==> flow/design.v <==
module counter
#(
	parameter Nbits = 4
)
(
	input clk, clrn, ena, ldn,
	input [Nbits-1:0] d,
	output reg [Nbits-1:0] q
);
always @(posedge clk, negedge clrn)
begin
	if (!clrn)
		q <= 0;
	else if (ena)
		if (!ldn)
			q <= d;
		else
		begin
			q <= q + 1'b1;
		end
end
endmodule
module digitmap
(
	input [3:0] d,
	output reg [6:0] q
);
always @*
begin
	case (d)
		4'h0: q = 7'b0111111;
		4'h1: q = 7'b0000110;
		4'h2: q = 7'b1011011;
		4'h3: q = 7'b1001111;
		4'h4: q = 7'b1100110;
		4'h5: q = 7'b1101101;
		4'h6: q = 7'b1111101;
		4'h7: q = 7'b0100111;
		4'h8: q = 7'b1111111;
		4'h9: q = 7'b1101111;
		4'ha: q = 7'b1110111;
		4'hb: q = 7'b1111100;
		4'hc: q = 7'b1011000;
		4'hd: q = 7'b1011110;
		4'he: q = 7'b1111001;
		4'hf: q = 7'b1110001;
	endcase
end
endmodule 
module dispctl
(
	input clk, clrn,
	input [1:0] page,
	input [5:0] blink_mask,
	input [3:0] led_data,
	output [3:0] ram_addr,
	input [7:0] ram_r,
	output [7:0] DIG,
	output [5:0] SEL,
	output [3:0] LED
);
wire [2:0] scan_q;
wire [5:0] scan_sel;
counter #(3) scanner
(
	.clk(clk),
	.clrn(clrn),
	.ena(1'b1),
	.ldn(scan_q != 3'd5),
	.d(3'd0),
	.q(scan_q)
);
assign scan_sel = 6'b1 << scan_q;
localparam FDIV_N = 11;
wire [FDIV_N-1:0] fdiv_q;
wire blink_clk;
assign blink_clk = fdiv_q[FDIV_N-1];
counter #(FDIV_N) fdiv
(
	.clk(clk),
	.clrn(clrn),
	.ena(1'b1),
	.ldn(1'b1),
	.d(),
	.q(fdiv_q)
);
wire [3:0] digit;
wire [6:0] glyph;
assign ram_addr = {page, scan_q[2:1]};
assign digit = scan_q[0] ? ram_r[7:4] : ram_r[3:0];
digitmap dmap
(
	.d(digit),
	.q(glyph)
);
assign SEL = clrn ? (~scan_sel) | (blink_clk ? blink_mask : 6'b0) : 6'b111111;
assign DIG[6:0] = ~glyph;
assign DIG[7] = !(scan_sel & 6'b010100);
assign LED = clrn ? led_data : 4'b0;
endmodule
Tool chain data of dispctl

What the tools print for dispctl, step after step.
Lines are those of the file above, counted from 1.
Library cell names are shortened.
A cell with - has no value.

Design top: dispctl
Clock input: clk
Library: sky130hd
Library corner: tt_025C_1v80

Word-level counts

Source: Yosys, flattened and elaborated, memories not mapped. Widths are those after wreduce; folded enables and synchronous resets count as part of the registers. Registers that Yosys merges into a memory's read port (data or address) are not register bits. Print and check cells do not count. Equal cells are merged and count once.
Memory sizes are those after Yosys's memory passes, which may raise the word count (mostly to a power of two), join words into wider ones and drop unused or constant bits.

Bits in registers: 14
Bits in read-only memories: 112
Memory cells: 1
Output and inout port bits: 22
Word-level cells: 16

Add/sub/neg operators: 2
Equality and inequality tests: 1
Shift-type cells: 1
Muxes and demuxes: 5
Bitwise gates (word level): 3
Reductions and logical operators: 1

Memories:

| name             | words | bits a word | rd ports | wr ports | line | text |
| (name not given) | 16    | 7           | 1        | 0        | 30   | `case (d)` |

Operators with widths:

| kind                                                        | number |
| 6-bit 2-to-1 mux                                            | 2 |
| 11-bit by 1-bit adder with 11-bit output with constant B    | 1 |
| 4-bit 2-to-1 mux                                            | 2 |
| 7-bit inverter                                              | 1 |
| 1-bit by 3-bit << shifter with 6-bit output with constant A | 1 |
| 6-bit OR                                                    | 1 |
| 6-bit inverter                                              | 1 |
| 6-bit zero test                                             | 1 |
| 3-bit by 1-bit adder with 3-bit output with constant B      | 1 |
| 3-bit inequality test with constant B                       | 1 |
| 3-bit 2-to-1 mux                                            | 1 |

Depth

Yosys ltp: most cells in a row. Word level: on the elaborated netlist, between registers, memories and ports. Mapped: between sequential cells and ports; inverters and the memories' decode and read muxes count.

Depth after elaboration: 4
ABC_AREA: 0
Mapped depth: 6
Depth with buffers taken out: 5

Synthesis result

The flow's flattened synthesis, as Yosys stat reports it; memories are mapped. The netlist is that of the ABC_AREA named above (0 if unset); the other value can give another one.
The area totals of this step are shown rounded.

Mapped cells: 101
Mapped area: 1,000 um2
Sequential area: 350 um2
Flip-flops: 14

Cell types:

| cell    | number | area in all (um2) |
| dfrtp_1 | 14     | 350.336 |
| mux2i_1 | 10     | 100.096 |
| ha_1    | 7      | 87.584 |
| xnor2_1 | 8      | 70.067 |
| nand3_1 | 8      | 40.038 |
| nand4_1 | 6      | 37.536 |
| and2_1  | 5      | 31.28 |
| buf_4   | 4      | 30.029 |
| nand2_1 | 8      | 30.029 |
| inv_1   | 6      | 22.522 |
| mux2i_4 | 1      | 22.522 |
| mux2_4  | 1      | 15.014 |
| mux2i_2 | 1      | 13.763 |
| and3_1  | 2      | 12.512 |
| nor2b_1 | 2      | 12.512 |
| buf_6   | 1      | 11.261 |
| mux2_1  | 1      | 11.261 |
| mux2_2  | 1      | 11.261 |

Not listed: further types 13, cells in them 15.
By module: a second synthesis without flattening, with its own total; a netlist apart from the flattened one above.

Cell total of the unflattened synthesis: 169
Area (unflattened synthesis): 1,400 um2

Each row is one instance without its submodules.

Modules:

| module             | instances | cells | area (um2) | seq. area (um2) |
| counter (Nbits=11) | 1         | 84    | 710        | 280 |
| digitmap           | 1         | 31    | 270        | 0.0 |
| dispctl            | 1         | 38    | 250        | 0.0 |
| counter (Nbits=3)  | 1         | 16    | 170        | 75 |

Path before layout

Source: OpenSTA report_checks on the synthesized netlist (no wires, ideal clock, input and output delay 20% of the period each), path of least setup slack; recovery checks are left aside. Register names are those of the netlist, which keeps one name where synthesis merged equal registers.

Path type: reg-to-output
From: register scanner.q[0]
To: output DIG[4]
Period: 2,190 ps
External output delay: 438 ps
Time at the first pin: 0 ps
Arrival time: 1,609 ps
Data required time: 1,752 ps
Path slack: 143 ps
Delay of the path: 1,609 ps
Stages on the path: 6
Period reached after synthesis: 2,047 ps

"delay of the path" = arrival - input delay + setup time.
A path that ends at an output port has no setup time.
"stages on the path": output pins that drive a net of the path, with the launching flip-flop's if there is one; two outputs of one cell count as two.
"period reached after synthesis" = period - worst setup slack (recovery checks aside). The figure is calculated, with input and output delays left at 20% of the set period.
The rows between start and end are the longest chain of elaborated cells between them; the timing report does not say that the signal goes this way. Where chains are equally long, one stands for them.
A line is the first line of the expression or statement that the cell stems from. Yosys adds cells for indexed reads and writes and turns some case tables into memories.
The chain passes a memory read, where the word-level depth is cut; so it can be longer than that depth.
A register here has more assigning lines than the two given.

Cell sequence: dfrtp_1 -> mux2i_1 -> inv_1 -> ha_1 -> mux2_4 -> a21o_1
Length of the longest elaborated chain: 3
Elaborated cells on any way between the ends: 3
Those cells by class: 1 x mux; 1 x logic; 1 x memory

RTL lines, path post-synthesis:

| item                   | line | text |
| start, declared        | 8    | `output reg [Nbits-1:0] q` |
| start, assigned        | 16   | `q <= d;` |
| start, assigned        | 19   | `q <= q + 1'b1;` |
| 4-bit 2-to-1 mux       | 90   | `assign digit = scan_q[0] ? ram_r[7:4] : ram_r[3:0];` |
| memory read 16 x 7 bit | 30   | `case (d)` |
| 7-bit inverter         | 97   | `assign DIG[6:0] = ~glyph;` |
| end, declared          | 58   | `output [7:0] DIG,` |

Worst path after layout

From the final timing report of entry B: the path of least setup slack in the routed layout; clock arrival at registers is part of the times.
The report prints the path's times to 10 ps; the period is as set.

Path type: reg-to-output
From: register scanner.q[0]
To: output DIG[4]
Period: 1,610 ps
External output delay: 320 ps
Time at the first pin: 270 ps
Arrival time: 1,920 ps
Data required time: 1,290 ps
Path slack: -630 ps
Stages on the path: 8

The rows between start and end are the longest chain of elaborated cells between them; the timing report does not say that the signal goes this way. Where chains are equally long, one stands for them.
The chain passes a memory read, where the word-level depth is cut; so it can be longer than that depth.
A register here has more assigning lines than the two given.

Cell sequence: dfrtp_2 -> buf_12 -> mux2i_4 -> inv_2 -> ha_4 -> mux2_4 -> a21o_1 -> buf_2
Length of the longest elaborated chain: 3
Elaborated cells on any way between the ends: 3
Those cells by class: 1 x mux; 1 x logic; 1 x memory

RTL lines, path post-layout:

| item                   | line | text |
| start, declared        | 8    | `output reg [Nbits-1:0] q` |
| start, assigned        | 16   | `q <= d;` |
| start, assigned        | 19   | `q <= q + 1'b1;` |
| 4-bit 2-to-1 mux       | 90   | `assign digit = scan_q[0] ? ram_r[7:4] : ram_r[3:0];` |
| memory read 16 x 7 bit | 30   | `case (d)` |
| 7-bit inverter         | 97   | `assign DIG[6:0] = ~glyph;` |
| end, declared          | 58   | `output [7:0] DIG,` |

FLOW RESULTS
============

Flow measurements of dispctl on sky130hd: 2 stored runs with different settings, listed in no order. Input and output delays are each 20% of the period that was set; the output load is 0.01 pF.
By "clock period achieved" is meant the clock period of the run minus its worst setup slack. This is arithmetic on one report: input and output delays are still those of the set period (20% each).
By "time used up by the worst setup path" is meant the share of the clock period that the worst setup path is allowed (20% is reserved at inputs, 20% at outputs), minus its slack. Clock arrival times at its registers enter into it.
"overall power": no workload was simulated; the value follows from the tool's default switching activity.
"time used up by the worst setup path" is given in steps of 10 ps.
Results are given in rounded form.
A setting shown as . is not set for that run.
Among the results, . means that no value is shown for the run.

| item                                      | entry A | entry B       |
| period_ns                                 | 1.95    | 1.61          |
| CORE_UTILIZATION                          | 65      | 39            |
| PLACE_DENSITY_LB_ADDON                    | 0.29    | .             |
| CELL_PAD_IN_SITES_GLOBAL_PLACEMENT        | 1       | .             |
| ABC_AREA                                  | 1       | .             |
| CTS_CLUSTER_SIZE                          | 93      | 34            |
| CAP_MARGIN                                | 20      | 40            |
| CORE_MARGIN                               | 2       | 9             |
| SLEW_MARGIN                               | 20      | 20            |
| SETUP_SLACK_MARGIN                        | .       | 0.39          |
| PLACE_DENSITY                             | .       | 0.45          |
| area of the synthesized netlist (um2)     | .       | 1,000         |
| die footprint (um2)                       | .       | 4,700         |
| standard-cell area after layout (um2)     | .       | 1,800         |
| time used up by the worst setup path (ps) | .       | 1,920         |
| class of the worst setup path             | .       | reg-to-output |
| utilization of the finished layout        | .       | 0.76          |
| overall power (uW)                        | .       | 820           |
| setup slack of the critical path (ps)     | .       | -630          |
| clock period achieved (ps)                | .       | 2,240         |
| final setup TNS (ps)                      | .       | -5,100        |

Entry A: no final report: placement broke off with FLW-0024
