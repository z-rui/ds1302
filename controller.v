==> flow/design.v <==
module controller
(
	input clk, clrn,
	output reg [3:0] ram_addr,
	output reg [7:0] ram_w,
	output reg ram_we,
	output reg [7:0] rtc_addr,
	output reg [7:0] rtc_w,
	input [7:0] rtc_r,
	output reg rtc_ena,
	input rtc_done,
	input [3:0] key_down,
	input [3:0] key_state,
	output reg [5:0] blink_mask,
	output [3:0] led_data,
	output reg [1:0] page
);
localparam
	S_INIT = 0,
	S_DISABLE_WP = 1,
	S_CHECK_CH = 2,
	S_RESET_CH = 3,
	S_CLOCK = 4,
	S_ADJUST = 5,
	S_ADJUST_INC = 6,
	S_ADJUST_DEC = 7;
localparam
	SEC = 3'd0,
	MIN = 3'd1,
	HOUR = 3'd2,
	DATE = 3'd3,
	MONTH = 3'd4,
	YEAR = 3'd5;
reg [3:0] state, next_state;
reg [2:0] cursor, next_cursor, adj_cursor, next_adj_cursor;
reg [2:0] day_of_week;
reg [7:0] days_in_month;
reg transition;
function [7:0] get_rtc_addr(input [2:0] cursor, input read);
begin
	case (cursor)
		SEC: get_rtc_addr = 8'h80;
		MIN: get_rtc_addr = 8'h82;
		HOUR: get_rtc_addr = 8'h84;
		DATE: get_rtc_addr = 8'h86;
		MONTH: get_rtc_addr = 8'h88;
		YEAR: get_rtc_addr = 8'h8c;
		default:
			get_rtc_addr = 8'hxx;
	endcase
	get_rtc_addr[0] = read;
end
endfunction
function [2:0] get_next_cursor(input [2:0] cursor);
case (cursor)
	SEC: get_next_cursor = MIN;
	MIN: get_next_cursor = HOUR;
	HOUR: get_next_cursor = DATE;
	DATE: get_next_cursor = MONTH;
	MONTH: get_next_cursor = YEAR;
	YEAR: get_next_cursor = SEC;
	default:
		get_next_cursor = 1'bx;
endcase
endfunction
function [7:0] bcd_inc(input [7:0] value, min, max);
begin
	if (value == max)
		bcd_inc = min;
	else if (value[3:0] == 4'h9)
		bcd_inc = {value[7:4] + 4'h1, 4'h0};
	else
		bcd_inc = {value[7:4], value[3:0] + 4'h1};
end
endfunction
function [7:0] bcd_dec(input [7:0] value, min, max);
begin
	if (value == min)
		bcd_dec = max;
	else if (value[3:0] == 4'h0)
		bcd_dec = {value[7:4] - 4'h1, 4'h9};
	else
		bcd_dec = {value[7:4], value[3:0] - 4'h1};
end
endfunction
function [7:0] f_adjust_max(input [3:0] cursor);
case (cursor)
	SEC, MIN: f_adjust_max = 8'h59;
	HOUR: f_adjust_max = 8'h23;
	DATE: f_adjust_max = days_in_month;
	MONTH: f_adjust_max = 8'h12;
	YEAR: f_adjust_max = 8'h99;
	default: f_adjust_max = 8'hxx;
endcase
endfunction
function [7:0] f_adjust_min(input [3:0] cursor);
case (cursor)
	SEC, MIN, HOUR: f_adjust_min = 8'h00;
	DATE, MONTH: f_adjust_min = 8'h01;
	YEAR: f_adjust_min = 8'h00;
	default: f_adjust_min = 8'hxx;
endcase
endfunction
wire adjust_max = f_adjust_max(adj_cursor);
wire adjust_min = f_adjust_min(adj_cursor);
always @*
case (state)
	S_CLOCK, S_ADJUST, S_ADJUST_INC, S_ADJUST_DEC:
		next_cursor = get_next_cursor(cursor);
	default:
		next_cursor = SEC;
endcase
always @*
case (state)
	S_DISABLE_WP, S_CHECK_CH, S_RESET_CH,
	S_CLOCK, S_ADJUST, S_ADJUST_INC, S_ADJUST_DEC:
		transition = rtc_done;
	default:
		transition = 1;
endcase
always @*
begin
case (state)
	S_INIT:
	begin
		rtc_addr = 8'hxx;
		rtc_w = 8'hxx;
		rtc_ena = 1'b0;
		next_state = S_DISABLE_WP;
	end
	S_DISABLE_WP:
	begin
		rtc_addr = 8'h8e;
		rtc_w = 8'h00;
		rtc_ena = 1'b1;
		next_state = S_CHECK_CH;
	end
	S_CHECK_CH:
	begin
		rtc_addr = 8'h81;
		rtc_w = 8'h00;
		rtc_ena = 1'b1;
		next_state = rtc_r[7] ? S_RESET_CH : S_CLOCK;
	end
	S_RESET_CH:
	begin
		rtc_addr = 8'h80;
		rtc_w = {1'b0, rtc_r[6:0]};
		rtc_ena = 1'b1;
		next_state = S_CLOCK;
	end
	S_CLOCK:
	begin
		rtc_addr = get_rtc_addr(cursor, 1);
		rtc_w = 8'hxx;
		rtc_ena = 1'b1;
		next_state = key_pressed[3] ? S_ADJUST : S_CLOCK;
	end
	S_ADJUST:
	begin
		rtc_ena = 1'b1;
		if (cursor == MONTH && rtc_r > days_in_month)  
		begin  
			rtc_addr = get_rtc_addr(DATE, 0);
			rtc_w = days_in_month;
		end
		else
		begin
			rtc_addr = get_rtc_addr(cursor, 1);
			rtc_w = 8'hxx;
		end
		if (key_pressed[3])
			next_state = S_CLOCK;
		else if (key_pressed[1])
			next_state = S_ADJUST_INC;
		else if (key_pressed[0])
			next_state = S_ADJUST_DEC;
		else 
			next_state = S_ADJUST;
	end
	S_ADJUST_INC:
	begin
		if (cursor == get_next_cursor(adj_cursor))
		begin
			rtc_addr = get_rtc_addr(adj_cursor, 0);
			rtc_w = bcd_inc(rtc_r, adjust_min, adjust_max);
			rtc_ena = 1'b1;
			next_state = S_ADJUST;
		end
		else
		begin
			rtc_addr = get_rtc_addr(cursor, 1);
			rtc_w = 8'hxx;
			rtc_ena = 1'b1;
			next_state = S_ADJUST_INC;
		end
	end
	S_ADJUST_DEC:
	begin
		if (cursor == get_next_cursor(adj_cursor))
		begin
			rtc_addr = get_rtc_addr(adj_cursor, 0);
			rtc_w = bcd_dec(rtc_r, adjust_min, adjust_max);
			rtc_ena = 1'b1;
			next_state = S_ADJUST;
		end
		else
		begin
			rtc_addr = get_rtc_addr(cursor, 1);
			rtc_w = 8'hxx;
			rtc_ena = 1'b1;
			next_state = S_ADJUST_DEC;
		end
	end
	default:
	begin
		rtc_addr = 8'hxx;
		rtc_w = 8'hxx;
		rtc_ena = 1'b0;
		next_state = 1'bx;
	end
endcase
end
reg [3:0] key_pressed;
always @(posedge clk, negedge clrn)
begin
	if (!clrn)
	begin
		state <= S_INIT;
		cursor <= SEC;
		adj_cursor <= SEC;
		key_pressed <= 0;
	end
	else
	begin
		if (transition)
		begin
			key_pressed <= key_down;
			cursor <= next_cursor;
			adj_cursor <= next_adj_cursor;
			state <= next_state;
		end
		else
			key_pressed <= key_pressed | key_down;
	end
end
always @*
case (state)
	S_CLOCK:
		next_adj_cursor = key_state[2] ? SEC : DATE;
	S_ADJUST, S_ADJUST_INC, S_ADJUST_DEC:
		if (key_pressed[2])
			next_adj_cursor = get_next_cursor(adj_cursor);
		else
			next_adj_cursor = adj_cursor;
	default:
		next_adj_cursor = SEC;
endcase
always @*
case (state)
	S_ADJUST, S_ADJUST_INC, S_ADJUST_DEC:
		case (adj_cursor)
			SEC, DATE: blink_mask = 6'b000011;
			MIN, MONTH: blink_mask = 6'b001100;
			HOUR, YEAR:	blink_mask = 6'b110000;
			default: blink_mask = 1'bx;
		endcase
	default:
		blink_mask = 6'b000000;
endcase
always @*
case (state)
	S_CLOCK:
		page = !key_state[2];
	S_ADJUST, S_ADJUST_INC, S_ADJUST_DEC:
		case (adj_cursor)
			SEC, MIN, HOUR: page = 0;
			DATE, MONTH, YEAR: page = 1;
			default: page = 1'bx;
		endcase
	default:
		page = 0;
endcase
always @*
begin
	if (rtc_addr[0] && rtc_done)
	begin
		ram_we = 1'b1;
		ram_w = rtc_r;
		case (cursor)
			SEC: ram_addr = 4'h0;
			MIN: ram_addr = 4'h1;
			HOUR: ram_addr = 4'h2;
			DATE: ram_addr = 4'h4;
			MONTH: ram_addr = 4'h5;
			YEAR: ram_addr = 4'h6;
			default:
				ram_addr = 4'hx;
		endcase
	end
	else
	begin
		ram_we = 1'b0;
		ram_w = 8'hxx;
		ram_addr = 4'hx;
	end
end
wire [2:0] dateinfo_day;
wire [7:0] dateinfo_days_in_month;
dateinfo_2 dateinfo0
(
	.clk(clk),
	.ena(rtc_done),
	.data(rtc_r),
	.day(dateinfo_day),
	.days_in_month(dateinfo_days_in_month)
);
always @(posedge clk)
	if (cursor == SEC)
	begin
		day_of_week <= dateinfo_day;
		days_in_month <= dateinfo_days_in_month;
	end
assign led_data[2:0] = day_of_week;
endmodule
module dateinfo_2
(
	input clk, ena,
	input [7:0] data,  
	output reg [2:0] day,  
	output reg leap_year,  
	output reg [7:0] days_in_month  
);
function [2:0] offset_date(input [7:0] date);
case (date)
	8'h7, 8'h14, 8'h21, 8'h28:
		offset_date = 0;
	8'h1, 8'h8, 8'h15, 8'h22, 8'h29:
		offset_date = 1;
	8'h2, 8'h9, 8'h16, 8'h23, 8'h30:
		offset_date = 2;
	8'h3, 8'h10, 8'h17, 8'h24, 8'h31:
		offset_date = 3;
	8'h4, 8'h11, 8'h18, 8'h25:
		offset_date = 4;
	8'h5, 8'h12, 8'h19, 8'h26:
		offset_date = 5;
	8'h6, 8'h13, 8'h20, 8'h27:
		offset_date = 6;
	default:
		offset_date = 1'bx;
endcase
endfunction
function [2:0] offset_month(input [7:0] month);
case (month)
	8'h1, 8'h10:
		offset_month = 0;
	8'h5:
		offset_month = 1;
	8'h8:
		offset_month = 2;
	8'h2, 8'h3, 8'h11:
		offset_month = 3;
	8'h6:
		offset_month = 4;
	8'h9:
		offset_month = 5;
	8'h4, 8'h7:
		offset_month = 6;
	default:
		offset_month = 1'bx;
endcase
endfunction
function jan_or_feb(input [7:0] month);
	jan_or_feb = (month == 8'h1 || month == 8'h2);
endfunction
function f_leap_year(input [7:0] year);
case (year[3:0])
	4'h0, 4'h4, 4'h8:
		f_leap_year = !year[4];
	4'h2, 4'h6:
		f_leap_year = year[4];
	default:
		f_leap_year = 0;
endcase
endfunction
function [7:0] f_days_in_month(input [7:0] month);
case (month)
	8'h1, 8'h3, 8'h5, 8'h7, 8'h8, 8'h10, 8'h12:
		f_days_in_month = 8'h31;
	8'h4, 8'h6, 8'h9, 8'h11:
		f_days_in_month = 8'h30;
	8'h2:
		f_days_in_month = 8'h28;  
	default:
		f_days_in_month = 1'bx;
endcase
endfunction
function [2:0] offset_year(input [7:0] year);
case(year)
	8'h0, 8'h5, 8'h11, 8'h22, 8'h28, 8'h33, 8'h39, 8'h50, 8'h56, 8'h61, 8'h67, 8'h78, 8'h84, 8'h89, 8'h95:
		offset_year = 0;
	8'h6, 8'h12, 8'h17, 8'h23, 8'h34, 8'h40, 8'h45, 8'h51, 8'h62, 8'h68, 8'h73, 8'h79, 8'h90, 8'h96:
		offset_year = 1;
	8'h1, 8'h7, 8'h18, 8'h24, 8'h29, 8'h35, 8'h46, 8'h52, 8'h57, 8'h63, 8'h74, 8'h80, 8'h85, 8'h91:
		offset_year = 2;
	8'h2, 8'h8, 8'h13, 8'h19, 8'h30, 8'h36, 8'h41, 8'h47, 8'h58, 8'h64, 8'h69, 8'h75, 8'h86, 8'h92, 8'h97:
		offset_year = 3;
	8'h3, 8'h14, 8'h20, 8'h25, 8'h31, 8'h42, 8'h48, 8'h53, 8'h59, 8'h70, 8'h76, 8'h81, 8'h87, 8'h98:
		offset_year = 4;
	8'h4, 8'h9, 8'h15, 8'h26, 8'h32, 8'h37, 8'h43, 8'h54, 8'h60, 8'h65, 8'h71, 8'h82, 8'h88, 8'h93, 8'h99:
		offset_year = 5;
	8'h10, 8'h16, 8'h21, 8'h27, 8'h38, 8'h44, 8'h49, 8'h55, 8'h66, 8'h72, 8'h77, 8'h83, 8'h94:
		offset_year = 6;
	default:
		offset_year = 1'bx;
endcase
endfunction
function [2:0] day_of_week(input [4:0] offset_sum);
begin
	case (offset_sum)
		0, 7, 14:
			day_of_week = 5;
		1, 8, 15:
			day_of_week = 6;
		2, 9, 16:
			day_of_week = 0;
		3, 10, 17:
			day_of_week = 1;
		4, 11, 18:
			day_of_week = 2;
		5, 12, 19:
			day_of_week = 3;
		6, 13:
			day_of_week = 4;
		default:
			day_of_week = 1'bx;
	endcase
end
endfunction
reg [2:0] stage1;  
reg [3:0] stage2;  
reg stage2_1;  
reg [7:0] stage2_2;  
always @(posedge clk)
begin
	if (ena)
	begin
		stage1 <= offset_date(data);
		stage2 <= stage1 + offset_month(data);
		stage2_1 <= jan_or_feb(data);
		stage2_2 <= f_days_in_month(data);
		day <= day_of_week(stage2 + offset_year(data) + (f_leap_year(data) && !stage2_1));
		days_in_month <= stage2_2 | (f_leap_year(data) && !stage2_2[4]);
		leap_year <= f_leap_year(data);
	end
end
endmodule
* Reports on controller
What the tools print for controller, step after step.
Lines are those of the file above, counted from 1.
A cell with - has no value.
- Design top :: controller
- Clock :: clk
- Cell library :: sky130hd
- Corner :: tt_025C_1v80

* Word-level counts
Counts by Yosys on the flattened word-level netlist (proc, flatten, opt, wreduce; memories kept). Register bits leave out memories and registers merged into their read ports (data or address). Print and check cells are left out.
Yosys's memory passes give these memory sizes; they may raise the number of words (mostly to a power of two), join words into wider ones and drop unused or constant bits.
- Shift-type cells :: 0
- Magnitude comparators :: 1
- Div/mod/pow operators :: 0
- Add/subtract/negate cells :: 7
- Equality and inequality tests :: 29
- Reductions and logical operators :: 30
- Multiplexer cells :: 50
- Bitwise gates (word level) :: 2
- Multipliers :: 0
** Operators with widths (count)
- 8-bit case mux with 6-bit select :: 2
- 8-bit two-way mux :: 11
- 8-bit case mux with 7-bit select :: 1
- 8-bit case mux with 5-bit select :: 1
- 3-bit case mux with 6-bit select :: 2
- 4-bit case mux with 8-bit select :: 1
- 4-bit by 3-bit equality test with 1-bit output (second input constant) :: 6
- 4-bit case mux with 6-bit select :: 1
- 3-bit two-way mux :: 8
- 6-bit case mux with 3-bit select :: 1
- 8-bit by 1-bit equality test with 1-bit output :: 2
- 4-bit two-way mux :: 4
- 2-bit OR reduction :: 7
- 3-bit by 2-bit equality test with 1-bit output (second input constant) :: 4
- 3-bit equality test (second input constant) :: 4
- 3-bit OR reduction :: 4
- 4-bit by 2-bit equality test with 1-bit output (second input constant) :: 3
- 3-bit zero test :: 3
- 4-bit by 1-bit adder with 4-bit output (second input constant) :: 2
- 4-bit by 1-bit subtractor with 4-bit output (second input constant) :: 2
- 4-bit equality test (second input constant) :: 2
- 4-bit zero test :: 2
- 4-bit OR reduction :: 2
- 8-bit by 1-bit equality test with 1-bit output (second input constant) :: 1
- 8-bit by 1-bit bitwise OR with 8-bit output :: 1
- 8-bit by 2-bit equality test with 1-bit output (second input constant) :: 1
- 8-bit > comparator :: 1
- 1-bit case mux with 2-bit select :: 4
Other operator kinds: 19; their cells: 36.
- Memories :: 5
- Bits in latches :: 0
- Clocked read ports x word width :: 3
- Elaborated cells :: 137
- Bits in writable memories :: 0
- Output and inout port bits :: 42
- Bits in read-only memories :: 1280
- Register bits after elaboration :: 49
- Input bits :: 19
** Memory list
- (no name shown) :: words 256, width 3, rd ports 1, write ports 0, line 400 : case(year)
- (no name shown) :: words 64, width 3, rd ports 1, write ports 0, line 335 : case (date)
- (no name shown) :: words 32, width 4, rd ports 1, write ports 0, line 388 : case (month)
- (no name shown) :: words 32, width 3, rd ports 1, write ports 0, line 355 : case (month)
- (no name shown) :: words 32, width 3, rd ports 1, write ports 0, line 421 : case (offset_sum)

* Logic depth
Yosys ltp: most cells in a row. Word level: on the elaborated netlist, between registers, memories and ports. Mapped: between sequential cells and ports; inverters and the memories' decode and read muxes count.
- Depth after elaboration :: 8
- ABC_AREA :: 0
- Depth in mapped cells :: 18

* Mapped cells and area
Yosys stat after the flow's synthesis: flattened, memories mapped to cells. It holds for the ABC_AREA given above (unset counts as 0); a run with the other value may have another netlist.
Totals and module areas in this step are rounded.
- Synthesis area :: 0.004424 mm2
- Cell count :: 509
- Sequential part of the area :: 0.001309 mm2
- Flip-flop cells :: 47
** Cell types
- sky130_fd_sc_hd__edfxtp_1 :: count 26, area in all 780.749 um2
- sky130_fd_sc_hd__dfrtp_1 :: count 19, area in all 475.456 um2
- sky130_fd_sc_hd__ha_1 :: count 26, area in all 325.312 um2
- sky130_fd_sc_hd__a21oi_1 :: count 39, area in all 195.187 um2
- sky130_fd_sc_hd__o21ai_0 :: count 29, area in all 145.139 um2
- sky130_fd_sc_hd__buf_4 :: count 18, area in all 135.13 um2
- sky130_fd_sc_hd__mux2i_1 :: count 13, area in all 130.125 um2
- sky130_fd_sc_hd__a21o_1 :: count 16, area in all 120.115 um2
- sky130_fd_sc_hd__nor2_1 :: count 31, area in all 116.362 um2
- sky130_fd_sc_hd__nand2b_1 :: count 16, area in all 100.096 um2
- sky130_fd_sc_hd__nand2_1 :: count 25, area in all 93.84 um2
- sky130_fd_sc_hd__inv_1 :: count 23, area in all 86.333 um2
- sky130_fd_sc_hd__clkbuf_1 :: count 22, area in all 82.579 um2
- sky130_fd_sc_hd__nor2b_1 :: count 12, area in all 75.072 um2
- sky130_fd_sc_hd__a22o_1 :: count 7, area in all 61.309 um2
- sky130_fd_sc_hd__xnor2_1 :: count 7, area in all 61.309 um2
- sky130_fd_sc_hd__buf_2 :: count 12, area in all 60.058 um2
- sky130_fd_sc_hd__fa_1 :: count 3, area in all 60.058 um2
Not listed: further types 61, cells in them 165.
The figures by module come from a second, unflattened synthesis with its own total; it is not the netlist above.
- Cells (unflattened synthesis) :: 552
- Area total of the unflattened synthesis :: 0.004761 mm2
Rows give one instance, submodules left out.
** By module
- controller :: instances 1, area 0.002484 mm2, cells 285
- dateinfo_2 :: instances 1, area 0.002277 mm2, cells 267

* Timing after synthesis
Path of least setup slack by OpenSTA after synthesis, without wires, with an ideal clock, recovery checks aside; 20% of the period is set as input and as output delay. Where synthesis merged equal registers, the netlist keeps one of their names.
- Kind :: in2out
- Start :: in rtc_r[4]
- End :: out rtc_w[4]
- Setup slack :: 3.865 ns
- Required time :: 7.592 ns
- Driving pins on the path :: 9
- Buffers on the path :: 2
- Delay of the path :: 1.829 ns
- External input delay :: 1.898 ns
- Arrival time :: 3.727 ns
- Period :: 9.49 ns
- Synthesis period reached :: 5.625 ns
"delay of the path" is the arrival time less input delay plus setup time.
A path that ends at an output port has no setup time.
"driving pins on the path" counts driving pins, that of a launching flip-flop among them; a cell with two outputs on the path counts twice.
"synthesis period reached" is the clock period less the worst setup slack; recovery checks do not enter. This is arithmetic on one report: input and output delays are still those of the set period (20% each).
Between the ends stands the longest chain of elaborated cells between them, by number of cells; it is not shown to be the way that was timed. Of several equally long chains one is given.
Each line given opens the expression or statement behind the cell; cells for indexed reads and writes are added by Yosys, which also makes memories of some case tables.
- Path through :: sky130_fd_sc_hd__clkbuf_1 > sky130_fd_sc_hd__buf_2 > sky130_fd_sc_hd__clkinv_1 > sky130_fd_sc_hd__ha_1 > sky130_fd_sc_hd__nor4b_4 > sky130_fd_sc_hd__nand4b_1 > sky130_fd_sc_hd__and3_4 > sky130_fd_sc_hd__a2111oi_0 > sky130_fd_sc_hd__o21ai_1
- Cells in the longest elaborated chain :: 5
- Elaborated cells on any way between the ends :: 14
- RTL lines with such cells :: 10
- Classes of those cells :: add/sub: 2; compare: 1; eq/ne: 2; mux: 8; reduce/logical: 1
** RTL lines, path post-synthesis
- start: declaration :: line 9 : input [7:0] rtc_r,
- 4-bit by 1-bit subtractor with 4-bit output :: line 81 : bcd_dec = {value[7:4] - 4'h1, 4'h9};
- 8-bit two-way mux :: line 80 : else if (value[3:0] == 4'h0)
- 8-bit two-way mux :: line 78 : if (value == min)
- 8-bit two-way mux :: line 200 : if (cursor == get_next_cursor(adj_cursor))
- 8-bit case mux with 5-bit select :: line 123 : case (state)
- end: declaration :: line 8 : output reg [7:0] rtc_w,

* Path in the finished layout
From the final timing report of stored run 1: the path of least setup slack in the routed layout; clock arrival at registers is part of the times.
- Kind :: in2out
- Start :: in rtc_r[4]
- End :: out rtc_w[4]
- Arrival time :: 4.75 ns
- Period :: 6.59 ns
- Required time :: 5.27 ns
- Setup slack :: 0.52 ns
- Driving pins on the path :: 9
- Buffers on the path :: 2
- External input delay :: 1.32 ns
Between the ends stands the longest chain of elaborated cells between them, by number of cells; it is not shown to be the way that was timed. Of several equally long chains one is given.
- Path through :: sky130_fd_sc_hd__clkdlybuf4s50_1 > sky130_fd_sc_hd__clkinv_1 > sky130_fd_sc_hd__ha_1 > sky130_fd_sc_hd__nor4b_4 > sky130_fd_sc_hd__o211ai_1 > sky130_fd_sc_hd__o21a_1 > sky130_fd_sc_hd__a31oi_1 > sky130_fd_sc_hd__o21ai_1 > sky130_fd_sc_hd__clkdlybuf4s50_1
- Cells in the longest elaborated chain :: 5
- Elaborated cells on any way between the ends :: 14
- RTL lines with such cells :: 10
- Classes of those cells :: add/sub: 2; compare: 1; eq/ne: 2; mux: 8; reduce/logical: 1
** RTL lines, path post-layout
- start: declaration :: line 9 : input [7:0] rtc_r,
- 4-bit by 1-bit subtractor with 4-bit output :: line 81 : bcd_dec = {value[7:4] - 4'h1, 4'h9};
- 8-bit two-way mux :: line 80 : else if (value[3:0] == 4'h0)
- 8-bit two-way mux :: line 78 : if (value == min)
- 8-bit two-way mux :: line 200 : if (cursor == get_next_cursor(adj_cursor))
- 8-bit case mux with 5-bit select :: line 123 : case (state)
- end: declaration :: line 8 : output reg [7:0] rtc_w,

Measured results for controller: 2 stored runs of the Yosys and OpenROAD flow on sky130hd. The settings differ; the order carries no meaning. The constraints put input and output delay at 20% of the set period each and load the outputs with 0.01 pF.
By "overall power" is meant OpenSTA's value without simulated activity: inputs other than the clock are taken to toggle once in ten clock periods, and the tool carries that through the logic.
The results are shown rounded.

** Stored run 1
- Settings :: period_ns=6.59; CORE_UTILIZATION=39; PLACE_DENSITY_LB_ADDON=0.0; CELL_PAD_IN_SITES_DETAIL_PLACEMENT=2; CTS_CLUSTER_DIAMETER=120; CAP_MARGIN=35; SLEW_MARGIN=0; CORE_MARGIN=2
- Overall die area :: 0.01221 mm2
- Overall power :: 1561 uW
- Area of the synthesized netlist :: 0.004424 mm2
- Worst-case hold slack :: 0.421 ns
- Utilization :: 0.469
- Worst setup slack after layout :: 0.520 ns

** Stored run 2
- Settings :: period_ns=3.29; CORE_UTILIZATION=22; SETUP_SLACK_MARGIN=0.29; PLACE_DENSITY_LB_ADDON=0.08; CORE_MARGIN=8; GPL_ROUTABILITY_DRIVEN=1; CTS_CLUSTER_SIZE=75; CTS_CLUSTER_DIAMETER=29; MIN_ROUTING_LAYER=met2; CAP_MARGIN=20; SLEW_MARGIN=20
- Worst-case hold slack :: 0.417 ns
- Overall power :: 3592 uW
- Area of the synthesized netlist :: 0.004424 mm2
- Overall die area :: 0.0249 mm2
- Worst setup slack after layout :: -0.472 ns
- Utilization :: 0.349
