==> flow/design.v <==
module memory
#(
	parameter AddrWidth = 8,
	parameter DataWidth = 8
)
(
	input clk,
	input [AddrWidth-1:0] addr_r, addr_w,
	input we,
	input [DataWidth-1:0] d,
	output reg [DataWidth-1:0] q
);
reg [DataWidth-1:0] mem[(1<<AddrWidth)-1:0];
always @(posedge clk)
begin
	q <= mem[addr_r];
	if (we)
		mem[addr_w] <= d;
end
endmodule
---- Tool chain data of memory ----
Tool output for the design above, in the order of the flow.
Line numbers count from 1 in the design file above.
Library cell names are shortened.
A cell with n/a has no value.
inputs
  top ..................................... memory
  clock input ............................. clk
  standard-cell library ................... sky130hd
  library corner .......................... tt_025C_1v80

---- Elaborated design ----
Source: Yosys, flattened and elaborated, memories not mapped. Widths are those after wreduce; folded enables and synchronous resets count as part of the registers. Registers that Yosys merges into a memory's read port (data or address) are not register bits. Print and check cells do not count. Equal cells are merged and count once.
Yosys's memory passes give these memory sizes; they may raise the number of words (mostly to a power of two), join words into wider ones and drop unused or constant bits.
word-level totals
  flip-flop bits (word level) ............. 0
  bits in writable memories ............... 2048
  word width x clocked read ports ......... 8
  memories kept ........................... 1
  input port bits ......................... 26
  output and inout port bits .............. 8
  word-level cells ........................ 4
memories
  memory  depth  width  read ports  wr ports  RTL line  text
  mem     256    8      1           1         13        reg [DataWidth-1:0] mem[(1<<AddrWidth)-1:0];
cells by class
  mux-type cells .......................... 3
operator list
  kind              number
  8-bit 2-to-1 mux  2
  1-bit 2-to-1 mux  1

---- Logic depth ----
Depth = most cells in a row (Yosys ltp): at word level without a register or memory, in the mapped netlist without a sequential cell, where the memories' decode and read muxes count.
depth
  depth in word-level cells ............... 1
  ABC_AREA ................................ 1
  gate-level depth with buffers ........... 15
  gate-level depth less buffers ........... 11

---- Synthesis result ----
Yosys stat after the flow's synthesis: flattened, memories mapped to cells. It holds for the ABC_AREA given above (unset counts as 0); a run with the other value may have another netlist.
cell types
  cell      number  total area (um2)
  edfxtp_1  2048    6.15E+04
  nand3_1   2019    1.01E+04
  nand2_1   2123    7.97E+03
  buf_2     268     1.34E+03
  nor2_1    283     1.06E+03
  clkbuf_1  112     420.403
  buf_4     46      345.331
  buf_6     16      180.173
  dfxtp_1   8       160.154
  buf_1     40      150.144
  inv_1     36      135.13
  buf_8     1       15.014
  inv_2     2       7.507
  inv_4     1       6.256
synthesis totals
  cells in the netlist .................... 7003
  mapped area ............................. 83396.2 um2
  sequential part of the area ............. 61659.1 um2
  mapped flip-flops ....................... 2056

---- Worst setup path after synthesis ----
Path of least setup slack by OpenSTA after synthesis, without wires, with an ideal clock, recovery checks aside; 20% of the period is set as input and as output delay. Where synthesis merged equal registers, the netlist keeps one of their names.
path post-synthesis
  kind .................................... input port to flip-flop
  start point ............................. input we
  end point ............................... memory mem[162][0]
  period .................................. 2850 ps
  external input delay .................... 570 ps
  time at the first pin ................... 570 ps
  data arrival time ....................... 1691 ps
  slack ................................... 789 ps
  path delay .............................. 1491 ps
  driving pins on the path ................ 4
  buffers on the path ..................... 2
  synthesis period reached ................ 2061 ps
"path delay" = arrival - input delay + setup time.
"driving pins on the path": output pins that drive a net of the path, with the launching flip-flop's if there is one; two outputs of one cell count as two.
"synthesis period reached" = period - worst setup slack (recovery checks aside). The figure is calculated, with input and output delays left at 20% of the set period.
The rows between start and end are the longest chain of elaborated cells between them; the timing report does not say that the signal goes this way. Where chains are equally long, one stands for them.
Each line given opens the expression or statement behind the cell; cells for indexed reads and writes are added by Yosys, which also makes memories of some case tables.
Only ways into the end's enable, where the timed path ends, are counted here.
on the way, post-synthesis
  cell sequence ........................... clkbuf_1 -> nand3_1 -> clkbuf_1 -> nor2_1
  cells in the longest elaborated chain ... 1
  elaborated cells between the ends (all ways) .. 2
  RTL lines with such cells ............... 1
  those cells by class .................... mux (2)
RTL lines, path post-synthesis
  item              RTL line  text
  from (decl)       9         input we,
  8-bit 2-to-1 mux  17        if (we)
  to (decl)         13        reg [DataWidth-1:0] mem[(1<<AddrWidth)-1:0];

---- Worst path after layout ----
Path of least setup slack in the final report of record 1 (OpenROAD, finished layout, wires in). Where an end is a register, its clock arrival counts in the times.
The path's times are printed in steps of 10 ps; the period is the one set.
path after layout
  kind .................................... flip-flop to output port
  start point ............................. register q[2]
  end point ............................... output q[2]
  period .................................. 2820 ps
  external output delay ................... 560 ps
  time at the first pin ................... 790 ps
  data arrival time ....................... 1950 ps
  slack ................................... 300 ps
  driving pins on the path ................ 2
  buffers on the path ..................... 1
on the way, after layout
  cell sequence ........................... dfxtp_1 -> clkdlybuf4s50_1
  cells in the longest elaborated chain ... 0
  elaborated cells between the ends (all ways) .. 0
  RTL lines with such cells ............... 0
RTL lines, path after layout
  item         RTL line  text
  from (decl)  11        output reg [DataWidth-1:0] q
  to (decl)    11

Add stored flow runs of memory

2 stored runs of memory in the flow (synthesis by Yosys, layout by OpenROAD, sky130hd cells), in arbitrary order. Constraints: input delay and output delay 20% of the set period each, output load 0.01 pF.
"critical setup path time" = time allowed to the worst setup path (clock period - input delay - output delay, where it has them) - its slack; a late launch clock adds to it, a late capture clock takes from it.
By "overall power" is meant OpenSTA's value without simulated activity: inputs other than the clock are taken to toggle once in ten clock periods, and the tool carries that through the logic.
"critical setup path time" is given in steps of 10 ps.

---- record 1 ----
settings
  period_ns = 2.82
  CORE_UTILIZATION = 53
  SETUP_SLACK_MARGIN = 0.08
  PLACE_DENSITY_LB_ADDON = 0.08
  CORE_ASPECT_RATIO = 1.82
  CORE_MARGIN = 6
  TNS_END_PERCENT = 100
  ABC_AREA = 1
  GPL_ROUTABILITY_DRIVEN = 0
  CTS_CLUSTER_SIZE = 42
  MIN_ROUTING_LAYER = met1
  CAP_MARGIN = 20
  SLEW_MARGIN = 20
results
  worst setup slack after layout .......... 301 ps
  final design utilization ................ 61.2%
  setup TNS ............................... 0 ps
  overall power ........................... 62.346 mW
  lowest hold slack ....................... 171 ps
  area of the synthesized netlist ......... 83396.2 um2
  overall die area ........................ 167446.0 um2
  critical setup path time ................ 1950 ps
  worst setup path kind ................... flip-flop to output port

---- record 2 ----
settings
  period_ns = 1.98
  CORE_UTILIZATION = 34
  SETUP_SLACK_MARGIN = 0.42
  PLACE_DENSITY_LB_ADDON = 0.21
  CORE_ASPECT_RATIO = 0.82
  ABC_AREA = 1
  GPL_ROUTABILITY_DRIVEN = 0
  CAP_MARGIN = 15
  SLEW_MARGIN = 15
  MAX_ROUTING_LAYER = met5
  CORE_MARGIN = 2
results
  lowest hold slack ....................... 365 ps
  area of the synthesized netlist ......... 83396.2 um2
  worst setup slack after layout .......... 177 ps
  setup TNS ............................... 0 ps
  overall power ........................... 95.397 mW
  overall die area ........................ 249280.0 um2
  critical setup path time ................ 1410 ps
  worst setup path kind ................... flip-flop to output port
  final design utilization ................ 43.0%
